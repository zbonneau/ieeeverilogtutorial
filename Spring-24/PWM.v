==> flow/design.v <==
module PWM #(
        parameter DC_Precision = 8, 
        parameter Period = 18
        )
    (  
    input clk, reset, fb,  
    input [DC_Precision-1:0] DutyCycleIn,
    output reg [1:0] MotorOut = 0
);
reg [Period-1:0] timer = 0;
always @(posedge clk) begin
    timer <= (reset) ? 0 : timer + 1;
end
wire Zero;
assign Zero = (timer == 0);
wire EQU;
assign EQU = (timer[Period-1:Period-DC_Precision] == DutyCycle);
reg [DC_Precision-1:0] DutyCycle = 0;
always@(posedge clk) begin
    if (reset) begin DutyCycle <= 0; end
    if (Zero) begin DutyCycle <= DutyCycleIn; end
end
    always @(posedge clk) begin
        if (reset) begin
            MotorOut <= 0;
        end
        else begin
            case({Zero, EQU})  
            0: begin end  
            1: begin MotorOut <= 0; end  
            2: begin MotorOut <= (fb) ? 2'b10 : 2'b01; end  
            3: begin MotorOut <= 0; end  
            endcase
        end
    end
endmodule
## Tool chain data of PWM

What the tools print for PWM, step after step.
Lines are those of the file above, counted from 1.
Operators carry their Yosys type and port widths (W data, S select, Z words).
Library cell names are shortened.
The mark n/a stands for no value.

- Top module: PWM
- Clock input: clk
- Standard-cell library: sky130hd
- Timing corner: tt_025C_1v80

## Word level

Counts by Yosys on the flattened word-level netlist (proc, flatten, opt, wreduce; memories kept). Register bits leave out memories and registers merged into their read ports (data or address). Print and check cells are left out. Cells with the same type and inputs are merged into one.

- Add/sub/neg operators: 1
- Equality and inequality tests: 4
- Muxes and demuxes: 4
- Reductions and logical operators: 4

Operators with widths:

| kind | number |
|---|---|
| $add A18 B1 Y18 const B | 1 |
| $logic_not A18 Y1 | 1 |
| $mux W8 | 2 |
| $eq A8 B8 Y1 | 1 |
| $eq A2 B2 Y1 const B | 2 |
| $reduce_bool A2 Y1 | 2 |
| $pmux W2 S2 | 1 |
| $eq A2 B1 Y1 const B | 1 |
| $reduce_or A2 Y1 | 1 |
| $mux W2 | 1 |

- Register bits: 28
- Input bits: 11
- Output and inout bits: 2
- Cells after elaboration: 16

## Depth

Depth = most cells in a row (Yosys ltp): at word level without a register or memory, in the mapped netlist without a sequential cell, where the memories' decode and read muxes count.

- Word-level depth: 4
- ABC_AREA: 0
- Gate-level depth with buffers: 6
- Depth with buffers taken out: 6

## Netlist

Yosys stat after the flow's synthesis: flattened, memories mapped to cells. It holds for the ABC_AREA given above (unset counts as 0); a run with the other value may have another netlist.
Totals and module areas in this step are rounded.

- Mapped cells: 139
- Cell area after synthesis: 1330 µm²
- Sequential area: 641 µm²
- Flip-flops: 28
- Buffer cells: 3

Cell types:

| cell type | number | area in all (µm²) |
|---|---|---|
| dfxtp_1 | 20 | 400.384 |
| edfxtp_1 | 8 | 240.23 |
| xor2_1 | 9 | 78.826 |
| xnor2_1 | 8 | 70.067 |
| and2_1 | 10 | 62.56 |
| nor2_1 | 16 | 60.058 |
| a21oi_1 | 9 | 45.043 |
| nand2_1 | 7 | 26.275 |
| ha_1 | 2 | 25.024 |
| or3_1 | 4 | 25.024 |
| nand3_1 | 4 | 20.019 |
| o21ai_0 | 4 | 20.019 |
| inv_1 | 5 | 18.768 |
| nand4_1 | 3 | 18.768 |
| nor4_1 | 3 | 18.768 |
| a31o_2 | 2 | 17.517 |
| nor3_1 | 3 | 15.014 |
| o31ai_1 | 2 | 15.014 |

Not listed: further types 17, cells in them 20.

## Path before layout

OpenSTA on the mapped netlist: ideal clock, no wires. The path of least setup slack (recovery checks aside). Input and output delay are each 20% of the period. Register names are those of the netlist, which keeps one name where synthesis merged equal registers.

- Path type: register to register
- Start: register timer[0]
- End: register timer[16]
- Period: 2880 ps
- Library setup time: 70 ps
- Launch time at the first pin: 0 ps
- Data arrival time: 1858 ps
- Data required time: 2810 ps
- Path slack: 952 ps
- Delay of the path: 1928 ps
- Stages: 7
- Buffers on the path: 1
- Synthesis period reached: 1928 ps

"delay of the path" is the arrival time less input delay plus setup time.
"stages" counts driving pins, that of a launching flip-flop among them; a cell with two outputs on the path counts twice.
"synthesis period reached" is the clock period less the worst setup slack; recovery checks do not enter. This is arithmetic on one report: input and output delays are still those of the set period (20% each).
The rows between start and end are the longest chain of elaborated cells between them; the timing report does not say that the signal goes this way. Where chains are equally long, one stands for them.
A line is the first line of the expression or statement that the cell stems from. Yosys adds cells for indexed reads and writes and turns some case tables into memories.

- Path through: dfxtp_1 -> ha_1 -> inv_1 -> or4_1 -> buf_2 -> or4_1 -> a21oi_1
- Length of the longest elaborated chain: 1
- Elaborated cells between the ends (all ways): 1
- RTL lines with such cells: 1
- Those cells by class: add/sub (1)

RTL lines, path after synthesis:

| what | RTL line | text |
|---|---|---|
| start: declaration | 10 | `reg [Period-1:0] timer = 0;` |
| start: assignment | 12 | `timer <= (reset) ? 0 : timer + 1;` |
| $add A18 B1 Y18 | 12 |  |
| end: assignment | 12 |  |
| end: declaration | 10 |  |

## Path in the finished layout

Path of least setup slack in the final report of flow run 1 (OpenROAD, finished layout, wires in). Where an end is a register, its clock arrival counts in the times.
The report prints the path's times to 10 ps; the period is as set.

- Path type: register to register
- Start: register timer[5]
- End: register timer[16]
- Period: 1230 ps
- Library setup time: 50 ps
- Launch time at the first pin: 330 ps
- Data arrival time: 1990 ps
- Data required time: 1520 ps
- Path slack: -480 ps
- Stages: 5
- Buffers on the path: 0

The rows between start and end are the longest chain of elaborated cells between them; the timing report does not say that the signal goes this way. Where chains are equally long, one stands for them.

- Path through: dfxtp_4 -> nand4_1 -> or4_4 -> or4_4 -> a21oi_2
- Length of the longest elaborated chain: 1
- Elaborated cells between the ends (all ways): 1
- RTL lines with such cells: 1
- Those cells by class: add/sub (1)

RTL lines, path post-layout:

| what | RTL line | text |
|---|---|---|
| start: declaration | 10 | `reg [Period-1:0] timer = 0;` |
| start: assignment | 12 | `timer <= (reset) ? 0 : timer + 1;` |
| $add A18 B1 Y18 | 12 |  |
| end: assignment | 12 |  |
| end: declaration | 10 |  |

Hand-over note for PWM

Design PWM on sky130hd. What follows are 2 stored runs of the flow, each under its own settings; their order means nothing. The constraints put input and output delay at 20% of the set period each and load the outputs with 0.01 pF.
"clock period achieved" = clock period - worst setup slack. The figure is calculated, with input and output delays left at 20% of the set period.
"critical setup path time" means the part of the period allowed to the worst setup path (the constraints hold back 20% at inputs and 20% at outputs) less its slack; where the path has registers, the arrival times of their clocks count too.
"critical setup path time" is given in steps of 10 ps.
Results are given in rounded form.

### Flow run 1

==> flow/run.sh <==
#!/bin/bash
# the make line also repeats the synthesis and layout settings of config.mk as NAME=value (left out here)
make -C /OpenROAD-flow-scripts/flow DESIGN_CONFIG=/design/flow/config.mk WORK_HOME=/design/flow/orfs CLKGATE_MAP_FILE= finish
==> flow/config.mk <==
export PLATFORM = sky130hd
export DESIGN_NAME = PWM
export DESIGN_NICKNAME = PWM
export VERILOG_FILES = /design/flow/design.v
export SDC_FILE = /design/flow/constraint.sdc
export NUM_CORES = 4
export LEC_CHECK = 0
export CAP_MARGIN = 20
export CORE_MARGIN = 2
export CORE_UTILIZATION = 40
export SLEW_MARGIN = 20
==> flow/constraint.sdc <==
create_clock -name core_clock -period 1.23 [get_ports {clk}]
set_input_delay 0.2460 -clock core_clock [delete_from_list [all_inputs] [get_ports {clk}]]
set_output_delay 0.2460 -clock core_clock [all_outputs]
set_load 0.01 [all_outputs]

Results of flow run 1:
- Cell area after synthesis: 1330 µm²
- Critical setup path time: 1710 ps
- Worst setup path kind: register to register
- Worst slack on setup checks: -477 ps
- Clock period achieved: 1707 ps
- Die outline area: 3800 µm²
- Standard-cell area after layout: 2030 µm²
- Post-route worst hold slack: 463 ps
- Post-layout utilization: 0.656

### Flow run 2

==> flow/run.sh <==
#!/bin/bash
# the make line also repeats the synthesis and layout settings of config.mk as NAME=value (left out here)
make -C /OpenROAD-flow-scripts/flow DESIGN_CONFIG=/design/flow/config.mk WORK_HOME=/design/flow/orfs CLKGATE_MAP_FILE= finish
==> flow/config.mk <==
export PLATFORM = sky130hd
export DESIGN_NAME = PWM
export DESIGN_NICKNAME = PWM
export VERILOG_FILES = /design/flow/design.v
export SDC_FILE = /design/flow/constraint.sdc
export NUM_CORES = 4
export LEC_CHECK = 0
export CAP_MARGIN = 20
export CELL_PAD_IN_SITES_GLOBAL_PLACEMENT = 2
export CORE_ASPECT_RATIO = 0.62
export CORE_MARGIN = 2
export CORE_UTILIZATION = 55
export CTS_CLUSTER_SIZE = 30
export GPL_TIMING_DRIVEN = 1
export PLACE_DENSITY = 0.36
export SLEW_MARGIN = 20
==> flow/constraint.sdc <==
create_clock -name core_clock -period 2.04 [get_ports {clk}]
set_input_delay 0.4080 -clock core_clock [delete_from_list [all_inputs] [get_ports {clk}]]
set_output_delay 0.4080 -clock core_clock [all_outputs]
set_load 0.01 [all_outputs]

Outcome of flow run 2: unfinished; error GPL-0301 in placement

End of note.
