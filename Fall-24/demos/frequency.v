==> flow/design.v <==
module FMM(
    input clk, rst, signal,
    output reg [13:0] frequency
    );
    reg [1:0] shiftReg;
    reg [26:0] counter;
    reg [13:0] frequency_internal;
    initial begin {frequency, shiftReg, counter, frequency_internal} = 0; 
            frequency_internal = 9900;
    end
    always @(posedge clk) begin
        if (rst)begin
            {frequency, shiftReg, counter, frequency_internal} = 0;
        end
        else begin
            counter = counter + 1;
            if (counter == 50_000) begin  
                counter = 0;
                frequency = frequency_internal;
                frequency_internal = 0;
            end
            else begin
                shiftReg = {shiftReg[0], signal};  
                if (shiftReg == 2'b01 && frequency_internal < 9999) begin
                    frequency_internal = frequency_internal + 1;
                end
            end
        end
    end
endmodule
### Tool chain data of FMM

What the tools print for FMM, step after step.
Line numbers count from 1 in the design file above.
Operators carry their Yosys type and port widths (W data, S select, Z words).
Not given: -

| inputs | value |
|---|---|
| design top | FMM |
| clock | clk |
| library | sky130hd |
| timing corner | tt_025C_1v80 |

### Elaborated design

Source: Yosys, flattened and elaborated, memories not mapped. Widths are those after wreduce. Registers that Yosys merges into a memory's read port (data or address) are not register bits. Print and check cells do not count. Equal cells are merged and count once.

| word-level totals | value |
|---|---|
| output and inout port bits | 14 |
| register bits after elaboration | 56 |
| bits of input ports | 3 |
| cells after elaboration | 11 |

| cells by class | value |
|---|---|
| reductions and logical operators | 2 |
| magnitude comparators | 1 |
| equality and inequality tests | 2 |
| add/subtract/negate cells | 2 |

Operator list:

| cell | number |
|---|---|
| $add A27 B1 Y27 const B | 1 |
| $eq A27 B16 Y1 const B | 1 |
| $add A14 B1 Y14 const B | 1 |
| $lt A14 B14 Y1 const B | 1 |
| $eq A2 B1 Y1 const B | 1 |
| $reduce_or A2 Y1 | 1 |
| $logic_and A1 B1 Y1 | 1 |

### Longest topological paths

Depth = most cells in a row (Yosys ltp): at word level without a register or memory, in the mapped netlist without a sequential cell, where the memories' decode and read muxes count.

| depth | value |
|---|---|
| depth in word-level cells | 3 |
| ABC_AREA | 1 |
| depth in mapped cells | 15 |
| mapped depth without buffers | 14 |

### Netlist

Source: synth_stat.txt of the flow (Yosys; design flattened, memories mapped). It holds for the ABC_AREA given above (unset counts as 0); a run with the other value may have another netlist.

Cell types:

| cell type | number | total area (sq um) |
|---|---|---|
| sky130_fd_sc_hd__dfxtp_1 | 56 | 1.12E+03 |
| sky130_fd_sc_hd__nand2_1 | 129 | 484.214 |
| sky130_fd_sc_hd__nor2_1 | 104 | 390.374 |
| sky130_fd_sc_hd__inv_1 | 69 | 258.998 |
| sky130_fd_sc_hd__nand3_1 | 48 | 240.23 |
| sky130_fd_sc_hd__xor2_1 | 16 | 140.134 |
| sky130_fd_sc_hd__a21oi_1 | 15 | 75.072 |
| sky130_fd_sc_hd__nand3b_1 | 7 | 52.55 |
| sky130_fd_sc_hd__buf_6 | 4 | 45.043 |
| sky130_fd_sc_hd__nor2_2 | 7 | 43.792 |
| sky130_fd_sc_hd__ha_1 | 3 | 37.536 |
| sky130_fd_sc_hd__nor3_1 | 7 | 35.034 |
| sky130_fd_sc_hd__buf_2 | 5 | 25.024 |
| sky130_fd_sc_hd__nand4_1 | 4 | 25.024 |
| sky130_fd_sc_hd__nor2_4 | 2 | 22.522 |
| sky130_fd_sc_hd__nand2_2 | 3 | 18.768 |
| sky130_fd_sc_hd__buf_4 | 2 | 15.014 |
| sky130_fd_sc_hd__nor4_1 | 2 | 12.512 |

Other cell types: 8; their cells: 9.

| mapped netlist | value |
|---|---|
| mapped flip-flops | 56 |
| mapped cells | 492 |
| buffer cells | 12 |
| mapped area | 3,100.5 sq um |
| sequential part of the area | 1,121.1 sq um |

### Timing after synthesis

Source: OpenSTA report_checks on the synthesized netlist (no wires, ideal clock, input and output delay 20% of the period each), path of least setup slack; recovery checks are left aside. Register names are those of the netlist, which keeps one name where synthesis merged equal registers.

| path post-synthesis | value |
|---|---|
| kind | reg2reg |
| start point | reg counter[0] |
| end point | reg counter[0] |
| period | 3,030 ps |
| delay of the path | 2,008 ps |
| path slack | 1,023 ps |
| required time | 2,909 ps |
| arrival | 1,887 ps |
| setup time | 121 ps |
| launch time at the first pin | 0 ps |
| path buffers | 1 |
| driving pins on the path | 16 |
| synthesis period reached | 2,007 ps |

"delay of the path" = arrival - input delay + setup time.
"driving pins on the path": output pins that drive a net of the path, with the launching flip-flop's if there is one; two outputs of one cell count as two.
"synthesis period reached" is the clock period less the worst setup slack; recovery checks do not enter. This is arithmetic on one report: input and output delays are still those of the set period (20% each).
The rows between start and end are the longest chain of elaborated cells between them; the timing report does not say that the signal goes this way. Where chains are equally long, one stands for them.
Each line given opens the expression or statement behind the cell; cells for indexed reads and writes are added by Yosys, which also makes memories of some case tables.

| on the way, post-synthesis | value |
|---|---|
| path through | sky130_fd_sc_hd__dfxtp_1 sky130_fd_sc_hd__ha_1 sky130_fd_sc_hd__nand2_1 sky130_fd_sc_hd__nor2_4 sky130_fd_sc_hd__nand2_2 sky130_fd_sc_hd__nor2_1 sky130_fd_sc_hd__nand2_1 sky130_fd_sc_hd__nand2_1 sky130_fd_sc_hd__nand2_1 sky130_fd_sc_hd__nor2_1 sky130_fd_sc_hd__nand3_1 sky130_fd_sc_hd__nor2_2 sky130_fd_sc_hd__nand2_1 sky130_fd_sc_hd__nand2_2 sky130_fd_sc_hd__buf_6 sky130_fd_sc_hd__nor2_1 |
| length of the longest elaborated chain | 3 |
| elaborated cells between the ends (all ways) | 3 |
| source lines of those cells | 2 |
| those cells by class | add/sub (1); eq/ne (1); reduce/logical (1) |

Ends and longest elaborated chain, post-synthesis:

| what | RTL line | text |
|---|---|---|
| start, declared | 6 | `reg [26:0] counter;` |
| start, assigned | 16 | `counter = counter + 1;` |
| start, assigned | 18 | `counter = 0;` |
| $add A27 B1 Y27 | 16 |  |
| $eq A27 B16 Y1 | 17 | `if (counter == 50_000) begin` |
| $reduce_or A2 Y1 | - |  |
| end, assigned | 16 |  |
| end, assigned | 18 |  |
| end, declared | 6 |  |

### Timing after layout

From the final timing report of run 1: the path of least setup slack in the routed layout; clock arrival at registers is part of the times.
The path's times are printed in steps of 10 ps; the period is the one set.

| path post-layout | value |
|---|---|
| kind | reg2reg |
| start point | reg counter[0] |
| end point | reg counter[26] |
| period | 1,700 ps |
| path buffers | 1 |
| driving pins on the path | 16 |
| setup time | 100 ps |
| arrival | 2,490 ps |
| launch time at the first pin | 310 ps |
| path slack | -570 ps |
| required time | 1,920 ps |

The rows between start and end are the longest chain of elaborated cells between them; the timing report does not say that the signal goes this way. Where chains are equally long, one stands for them.

| on the way, post-layout | value |
|---|---|
| path through | sky130_fd_sc_hd__dfxtp_4 sky130_fd_sc_hd__ha_4 sky130_fd_sc_hd__nand2_4 sky130_fd_sc_hd__nor2_4 sky130_fd_sc_hd__nand2_4 sky130_fd_sc_hd__nor2_4 sky130_fd_sc_hd__nand2_1 sky130_fd_sc_hd__nand2_1 sky130_fd_sc_hd__nand2_1 sky130_fd_sc_hd__nor2_1 sky130_fd_sc_hd__nand3_1 sky130_fd_sc_hd__nor2_4 sky130_fd_sc_hd__nand2_4 sky130_fd_sc_hd__nand2_8 sky130_fd_sc_hd__clkbuf_16 sky130_fd_sc_hd__nor2_1 |
| length of the longest elaborated chain | 3 |
| elaborated cells between the ends (all ways) | 3 |
| source lines of those cells | 2 |
| those cells by class | add/sub (1); eq/ne (1); reduce/logical (1) |

Ends and longest elaborated chain, post-layout:

| what | RTL line | text |
|---|---|---|
| start, declared | 6 | `reg [26:0] counter;` |
| start, assigned | 16 | `counter = counter + 1;` |
| start, assigned | 18 | `counter = 0;` |
| $add A27 B1 Y27 | 16 |  |
| $eq A27 B16 Y1 | 17 | `if (counter == 50_000) begin` |
| $reduce_or A2 Y1 | - |  |
| end, assigned | 16 |  |
| end, assigned | 18 |  |
| end, declared | 6 |  |

FLOW RESULTS
============

Measured data: module FMM, platform sky130hd, 2 stored runs of the flow under differing settings, order arbitrary. Input and output delays are each 20% of the period that was set; the output load is 0.01 pF.
"reached clock period" = clock period - worst setup slack. The figure is calculated, with input and output delays left at 20% of the set period.
"critical setup path time" means the part of the period allowed to the worst setup path (the constraints hold back 20% at inputs and 20% at outputs) less its slack; where the path has registers, the arrival times of their clocks count too.
By "total power after layout" is meant OpenSTA's value without simulated activity: inputs other than the clock are taken to toggle once in ten clock periods, and the tool carries that through the logic.
"critical setup path time" is given in steps of 10 ps.

## Run 1

==> flow/run.sh <==
#!/bin/bash
# the make line also repeats the synthesis and layout settings of config.mk as NAME=value (left out here)
make -C /OpenROAD-flow-scripts/flow DESIGN_CONFIG=/design/flow/config.mk WORK_HOME=/design/flow/orfs CLKGATE_MAP_FILE= finish
==> flow/config.mk <==
export PLATFORM = sky130hd
export DESIGN_NAME = FMM
export DESIGN_NICKNAME = FMM
export VERILOG_FILES = /design/flow/design.v
export SDC_FILE = /design/flow/constraint.sdc
export NUM_CORES = 4
export LEC_CHECK = 0
export ABC_AREA = 1
export CAP_MARGIN = 20
export CORE_MARGIN = 2
export CORE_UTILIZATION = 64
export GPL_ROUTABILITY_DRIVEN = 1
export GPL_TIMING_DRIVEN = 0
export HOLD_SLACK_MARGIN = 0.17
export MAX_ROUTING_LAYER = met5
export PLACE_DENSITY_LB_ADDON = 0.05
export SLEW_MARGIN = 20
==> flow/constraint.sdc <==
create_clock -name core_clock -period 1.7 [get_ports {clk}]
set_input_delay 0.3400 -clock core_clock [delete_from_list [all_inputs] [get_ports {clk}]]
set_output_delay 0.3400 -clock core_clock [all_outputs]
set_load 0.01 [all_outputs]

| result of run 1 | value |
|---|---|
| total power after layout | 2,274 µW |
| utilization in the final report | 82.7% |
| post-synthesis cell area | 3,100.5 sq um |
| worst setup slack after layout | -569 ps |
| critical setup path time | 2,270 ps |
| kind of the worst setup path | reg2reg |
| std-cell area (final layout) | 3,880.0 sq um |
| reached clock period | 2,269 ps |
| overall die area | 5,417.0 sq um |
| total negative setup slack | -29,137 ps |
| post-route worst hold slack | 493 ps |

## Run 2

==> flow/run.sh <==
#!/bin/bash
# the make line also repeats the synthesis and layout settings of config.mk as NAME=value (left out here)
make -C /OpenROAD-flow-scripts/flow DESIGN_CONFIG=/design/flow/config.mk WORK_HOME=/design/flow/orfs CLKGATE_MAP_FILE= finish
==> flow/config.mk <==
export PLATFORM = sky130hd
export DESIGN_NAME = FMM
export DESIGN_NICKNAME = FMM
export VERILOG_FILES = /design/flow/design.v
export SDC_FILE = /design/flow/constraint.sdc
export NUM_CORES = 4
export LEC_CHECK = 0
export CAP_MARGIN = 20
export CORE_MARGIN = 2
export CORE_UTILIZATION = 33
export CTS_CLUSTER_DIAMETER = 122
export PLACE_DENSITY_LB_ADDON = 0.06
export SETUP_SLACK_MARGIN = -0.03
export SLEW_MARGIN = 35
==> flow/constraint.sdc <==
create_clock -name core_clock -period 1.76 [get_ports {clk}]
set_input_delay 0.3520 -clock core_clock [delete_from_list [all_inputs] [get_ports {clk}]]
set_output_delay 0.3520 -clock core_clock [all_outputs]
set_load 0.01 [all_outputs]

| result of run 2 | value |
|---|---|
| critical setup path time | 2,440 ps |
| kind of the worst setup path | reg2reg |
| reached clock period | 2,445 ps |
| total power after layout | 2,129 µW |
| post-route worst hold slack | 467 ps |
| overall die area | 9,187.2 sq um |
| worst setup slack after layout | -685 ps |
| total negative setup slack | -23,229 ps |
| post-synthesis cell area | 2,783.9 sq um |
| std-cell area (final layout) | 4,082.7 sq um |
| utilization in the final report | 49.7% |
